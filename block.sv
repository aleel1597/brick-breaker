==> flow/design.v <==
module  block (input         Reset, 
                             frame_clk,           
					input  [7:0]  key,
               output [9:0]  BlockX, BlockY, BlockW, BlockH,  
					output [9:0] Block_X_Motion_Out
					);
    logic [9:0] Block_X_Pos, Block_X_Motion, Block_Y_Pos, Block_Y_Motion;
    logic [9:0] Block_X_Pos_in, Block_X_Motion_in, Block_Y_Pos_in, Block_Y_Motion_in;
    parameter [9:0] Block_X_Center=320;   
    parameter [9:0] Block_Y_Center=400;   
    parameter [9:0] Block_X_Min=0;        
    parameter [9:0] Block_X_Max=639;      
    parameter [9:0] Block_Y_Min=0;        
    parameter [9:0] Block_Y_Max=479;      
    parameter [9:0] Block_X_Step=3;       
    parameter [9:0] Block_Y_Step=3;       
    parameter [9:0] Block_Width=25;         
    parameter [9:0] Block_Height=2;         
	 assign Block_X_Motion_Out = Block_X_Motion;
    assign BlockX = Block_X_Pos;
    assign BlockY = Block_Y_Pos;
    assign BlockW = Block_Width;
    assign BlockH = Block_Height;
	 logic right, left;
    always_ff @ (posedge frame_clk or posedge Reset)
    begin
        if (Reset)  
        begin
            Block_X_Pos <= Block_X_Center;
            Block_Y_Pos <= Block_Y_Center;
            Block_X_Motion <= 10'd0;
            Block_Y_Motion <= 10'd0;
        end
        else 
        begin
		case(key)
			default:  
				begin
            Block_X_Pos <= Block_X_Pos_in;
            Block_Y_Pos <= Block_Y_Pos_in;
            Block_X_Motion <= 10'd0;
            Block_Y_Motion <= 10'd0;
				end
			8'h04:  
			begin
				if(left == 1'b1)
				begin
				   Block_X_Pos <= Block_X_Pos_in;
					Block_Y_Pos <= Block_Y_Pos_in;
					Block_Y_Motion <= 10'd0;
					Block_X_Motion <= (~(Block_X_Step) + 1'b1);
				end
				else
				begin
					Block_X_Pos <= Block_X_Min + BlockW;
					Block_Y_Pos <= Block_Y_Pos_in;
					Block_Y_Motion <= 10'd0;
					Block_X_Motion <= 10'd0;
				end
			end
			8'h07:  
			begin
				if(right == 1'b1)
				begin
				   Block_X_Pos <= Block_X_Pos_in;
					Block_Y_Pos <= Block_Y_Pos_in;
					Block_Y_Motion <= 10'd0;
					Block_X_Motion <= Block_X_Step;
				end
				else
				begin
					Block_X_Pos <= Block_X_Max-BlockW;
					Block_Y_Pos <= Block_Y_Pos_in;
					Block_Y_Motion <= 10'd0;
					Block_X_Motion <= 10'd0;
				end
			end
			endcase
        end
    end
    always_comb
    begin
        Block_X_Motion_in = Block_X_Motion;
        Block_Y_Motion_in = Block_Y_Motion;
		  left = 1'b1;
		  right = 1'b1;
		  if((Block_X_Pos + BlockW) >= Block_X_Max )   
			begin
            Block_X_Motion_in = 10'd0;		
				right = 1'b0;
			end
		  else if((Block_X_Pos - BlockW) <= (Block_X_Min + 2'd2))   
			begin
            Block_X_Motion_in = 10'd0;
				left = 1'b0;
			end
        Block_X_Pos_in = Block_X_Pos + Block_X_Motion;
        Block_Y_Pos_in = Block_Y_Pos + Block_Y_Motion;
    end
endmodule
======== Tool chain data of block ========
The steps from the RTL of block to its reports follow in flow order.
Lines are those of the file above, counted from 1.
The mark - stands for no value.
design
  top ..................................... block
  clock input ............................. frame_clk
  library ................................. sky130hd
  timing corner ........................... tt_025C_1v80

======== Word-level counts ========
Counts by Yosys on the flattened word-level netlist (proc, flatten, opt, wreduce; memories kept). Register bits leave out memories and registers merged into their read ports (data or address); mux counts leave out enables and synchronous resets folded into registers. Print and check cells are left out. Cells with the same type and inputs are merged into one.
cells by class
  add/subtract/negate cells ............... 3
  order comparisons ....................... 2
  equal/unequal tests ..................... 2
  multiplexer cells ....................... 8
operator list
  operator                                       count
  case mux 10 bit (select 2 bit)                 2
  2-to-1 mux 10 bit                              3
  equality test 8 x 3 -> 1 bit with constant B   2
  adder 10 bit                                   1
  >= comparator 10 bit with constant B           1
  <= comparator 10 x 2 -> 1 bit with constant B  1
  adder 10 x 5 -> 10 bit with constant B         1
  subtractor 10 x 5 -> 10 bit with constant B    1
  2-to-1 mux 2 bit                               1
  2-to-1 mux 1 bit                               2
bit counts
  flip-flop bits (word level) ............. 20
  input port bits ......................... 10
  output and inout bits ................... 50
  word-level cells ........................ 17

======== Depth ========
Yosys ltp: most cells in a row. Word level: on the elaborated netlist, between registers, memories and ports. Mapped: between sequential cells and ports; inverters and the memories' decode and read muxes count.
logic depth
  depth in word-level cells ............... 6
  ABC_AREA ................................ 0
  gate-level depth with buffers ........... 9
  depth with buffers taken out ............ 9

======== After synthesis ========
The flow's flattened synthesis, as Yosys stat reports it; memories are mapped. The netlist is that of the ABC_AREA named above (0 if unset); the other value can give another one.
synthesis totals
  cells in the netlist .................... 162
  mapped area ............................. 1423.9 sq um
  sequential part of the area ............. 327.8 sq um
  flip-flop cells ......................... 13
  buffer cells ............................ 38
cell types
  cell                       count  area in all (sq um)
  sky130_fd_sc_hd__buf_4     37     277.766
  sky130_fd_sc_hd__dfrtp_1   11     275.264
  sky130_fd_sc_hd__ha_1      13     162.656
  sky130_fd_sc_hd__o21ai_0   11     55.053
  sky130_fd_sc_hd__dfstp_2   2      52.55
  sky130_fd_sc_hd__xor2_1    5      43.792
  sky130_fd_sc_hd__a21oi_1   7      35.034
  sky130_fd_sc_hd__nor2_1    8      30.029
  sky130_fd_sc_hd__nor3_1    6      30.029
  sky130_fd_sc_hd__o21a_1    4      30.029
  sky130_fd_sc_hd__xnor2_1   3      26.275
  sky130_fd_sc_hd__nand4_1   4      25.024
  sky130_fd_sc_hd__nor4_1    4      25.024
  sky130_fd_sc_hd__inv_1     6      22.522
  sky130_fd_sc_hd__o21bai_1  3      22.522
  sky130_fd_sc_hd__o31ai_4   1      21.27
  sky130_fd_sc_hd__and4_2    2      20.019
  sky130_fd_sc_hd__fa_1      1      20.019
Not listed: further types 22, cells in them 34.

======== Timing after synthesis ========
Source: OpenSTA report_checks on the synthesized netlist (no wires, ideal clock, input and output delay 20% of the period each), path of least setup slack; recovery checks are left aside. Register names are those of the netlist, which keeps one name where synthesis merged equal registers.
timing path post-synthesis
  path type ............................... register -> register
  start point ............................. register Block_X_Pos[0]
  end point ............................... register Block_X_Motion[0]
  period .................................. 2.76 ns
  library setup time ...................... 0.125 ns
  time at the first pin ................... 0.000 ns
  data arrival time ....................... 1.955 ns
  required time ........................... 2.635 ns
  setup slack ............................. 0.680 ns
  path delay .............................. 2.080 ns
  stages on the path ...................... 9
  path buffers ............................ 0
  period reached after synthesis .......... 2.08 ns
"path delay" = arrival - input delay + setup time.
"stages on the path": output pins that drive a net of the path, with the launching flip-flop's if there is one; two outputs of one cell count as two.
"period reached after synthesis" is the clock period less the worst setup slack; recovery checks do not enter. This is arithmetic on one report: input and output delays are still those of the set period (20% each).
Between the ends stands the longest chain of elaborated cells between them, by number of cells; it is not shown to be the way that was timed. Of several equally long chains one is given.
A line is the first line of the expression or statement that the cell stems from. Yosys adds cells for indexed reads and writes and turns some case tables into memories.
At most two assigning lines are given for a register; there are more.
between the ends, post-synthesis
  cell sequence ........................... sky130_fd_sc_hd__dfrtp_1 sky130_fd_sc_hd__inv_1 sky130_fd_sc_hd__ha_1 sky130_fd_sc_hd__nand3_1 sky130_fd_sc_hd__or4_1 sky130_fd_sc_hd__a21oi_1 sky130_fd_sc_hd__nor3_1 sky130_fd_sc_hd__nor3_1 sky130_fd_sc_hd__o21bai_1
  cells in the longest elaborated chain ... 6
  elaborated cells on any way between the ends .. 9
  RTL lines with such cells ............... 5
  classes of those cells .................. 2 x add/sub; 2 x compare; 5 x mux
ends and longest elaborated chain, post-synthesis
  item                            RTL line  source
  start, declared                 7         logic [9:0] Block_X_Pos, Block_X_Motion, Block_Y_Pos, Block_Y_Motion;
  start, assigned                 29        Block_X_Pos <= Block_X_Center;
  start, assigned                 39        Block_X_Pos <= Block_X_Pos_in;
  subtractor 10 x 5 -> 10 bit     92        else if((Block_X_Pos - BlockW) <= (Block_X_Min + 2'd2))
  <= comparator 10 x 2 -> 1 bit   92
  2-to-1 mux 1 bit                92
  2-to-1 mux 1 bit                87        if((Block_X_Pos + BlockW) >= Block_X_Max )
  2-to-1 mux 10 bit               46        if(left == 1'b1)
  case mux 10 bit (select 2 bit)  36        case(key)
  end, assigned                   51        Block_X_Motion <= (~(Block_X_Step) + 1'b1);
  end, assigned                   68        Block_X_Motion <= Block_X_Step;
  end, declared                   7

======== Timing after layout ========
Path of least setup slack in the final report of entry A (OpenROAD, finished layout, wires in). Where an end is a register, its clock arrival counts in the times.
timing path post-layout
  path type ............................... input -> register
  start point ............................. input port key[3]
  end point ............................... register Block_X_Pos[5]
  period .................................. 3.34 ns
  input delay ............................. 0.67 ns
  library setup time ...................... 0.16 ns
  time at the first pin ................... 0.67 ns
  data arrival time ....................... 2.64 ns
  required time ........................... 3.44 ns
  setup slack ............................. 0.80 ns
  stages on the path ...................... 5
  path buffers ............................ 1
Between the ends stands the longest chain of elaborated cells between them, by number of cells; it is not shown to be the way that was timed. Of several equally long chains one is given.
At most two assigning lines are given for a register; there are more.
between the ends, post-layout
  cell sequence ........................... sky130_fd_sc_hd__clkdlybuf4s50_1 sky130_fd_sc_hd__nor4b_1 sky130_fd_sc_hd__nand3_1 sky130_fd_sc_hd__nor3_1 sky130_fd_sc_hd__o21ai_0
  cells in the longest elaborated chain ... 2
  elaborated cells on any way between the ends .. 3
  RTL lines with such cells ............... 1
  classes of those cells .................. 2 x eq/ne; 1 x mux
ends and longest elaborated chain, post-layout
  item                            RTL line  source
  start, declared                 3         input [7:0] key,
  equality test 8 x 3 -> 1 bit    36        case(key)
  case mux 10 bit (select 2 bit)  36
  end, assigned                   29        Block_X_Pos <= Block_X_Center;
  end, assigned                   39        Block_X_Pos <= Block_X_Pos_in;
  end, declared                   7         logic [9:0] Block_X_Pos, Block_X_Motion, Block_Y_Pos, Block_Y_Motion;

Data sheet: physical implementation of block

Settings and measured results of 2 stored flow runs for module block (sky130hd), not sorted in any way. The constraints put input and output delay at 20% of the set period each and load the outputs with 0.01 pF.
By "achieved clock period (ns)" is meant the clock period of the run minus its worst setup slack. This is arithmetic on one report: input and output delays are still those of the set period (20% each).
"worst setup path time (ns)": the worst setup path's part of the clock period (all of it between registers, 20% less for each end at a port) less its slack. A launch clock that arrives late makes it longer, a capture clock that arrives late makes it shorter.

Flow files of entry A
==> flow/run.sh <==
#!/bin/bash
# the make line also repeats the synthesis and layout settings of config.mk as NAME=value (left out here)
make -C /OpenROAD-flow-scripts/flow DESIGN_CONFIG=/design/flow/config.mk WORK_HOME=/design/flow/orfs CLKGATE_MAP_FILE= finish
==> flow/config.mk <==
export PLATFORM = sky130hd
export DESIGN_NAME = block
export DESIGN_NICKNAME = block
export VERILOG_FILES = /design/flow/design.v
export SDC_FILE = /design/flow/constraint.sdc
export NUM_CORES = 4
export LEC_CHECK = 0
export CAP_MARGIN = 20
export CORE_MARGIN = 2
export CORE_UTILIZATION = 24
export CTS_CLUSTER_DIAMETER = 347
export GPL_ROUTABILITY_DRIVEN = 0
export GPL_TIMING_DRIVEN = 0
export PLACE_DENSITY = 0.77
export SLEW_MARGIN = 20
==> flow/constraint.sdc <==
create_clock -name core_clock -period 3.34 [get_ports {frame_clk}]
set_input_delay 0.6680 -clock core_clock [delete_from_list [all_inputs] [get_ports {frame_clk}]]
set_output_delay 0.6680 -clock core_clock [all_outputs]
set_load 0.01 [all_outputs]

report of entry A
yosys chip area after synthesis (um^2): 1423.9
finish__design__die__area: 6565.1
finish__design__instance__area__stdcell: 1958.1
finish__design__instance__utilization: 0.3367
finish__timing__setup__ws: 0.799
finish__timing__setup__tns: 0.000
achieved clock period (ns): 2.541
worst setup path time (ns): 1.87
worst setup path kind: input -> register

Flow files of entry B
==> flow/run.sh <==
#!/bin/bash
# the make line also repeats the synthesis and layout settings of config.mk as NAME=value (left out here)
make -C /OpenROAD-flow-scripts/flow DESIGN_CONFIG=/design/flow/config.mk WORK_HOME=/design/flow/orfs CLKGATE_MAP_FILE= finish
==> flow/config.mk <==
export PLATFORM = sky130hd
export DESIGN_NAME = block
export DESIGN_NICKNAME = block
export VERILOG_FILES = /design/flow/design.v
export SDC_FILE = /design/flow/constraint.sdc
export NUM_CORES = 4
export LEC_CHECK = 0
export ABC_AREA = 0
export CAP_MARGIN = 20
export CELL_PAD_IN_SITES_DETAIL_PLACEMENT = 2
export CELL_PAD_IN_SITES_GLOBAL_PLACEMENT = 1
export CORE_MARGIN = 2
export CORE_UTILIZATION = 30
export GPL_TIMING_DRIVEN = 0
export MIN_ROUTING_LAYER = met2
export PLACE_DENSITY = 0.95
export SETUP_SLACK_MARGIN = -0.11
export SLEW_MARGIN = 20
export TNS_END_PERCENT = 85
==> flow/constraint.sdc <==
create_clock -name core_clock -period 1.67 [get_ports {frame_clk}]
set_input_delay 0.3340 -clock core_clock [delete_from_list [all_inputs] [get_ports {frame_clk}]]
set_output_delay 0.3340 -clock core_clock [all_outputs]
set_load 0.01 [all_outputs]

report of entry B
yosys chip area after synthesis (um^2): 1423.9
finish__design__die__area: 5312.9
finish__design__instance__area__stdcell: 2533.7
finish__design__instance__utilization: 0.5436
finish__timing__setup__ws: -0.869
finish__timing__setup__tns: -10.089
achieved clock period (ns): 2.539
worst setup path time (ns): 2.54
worst setup path kind: register -> register
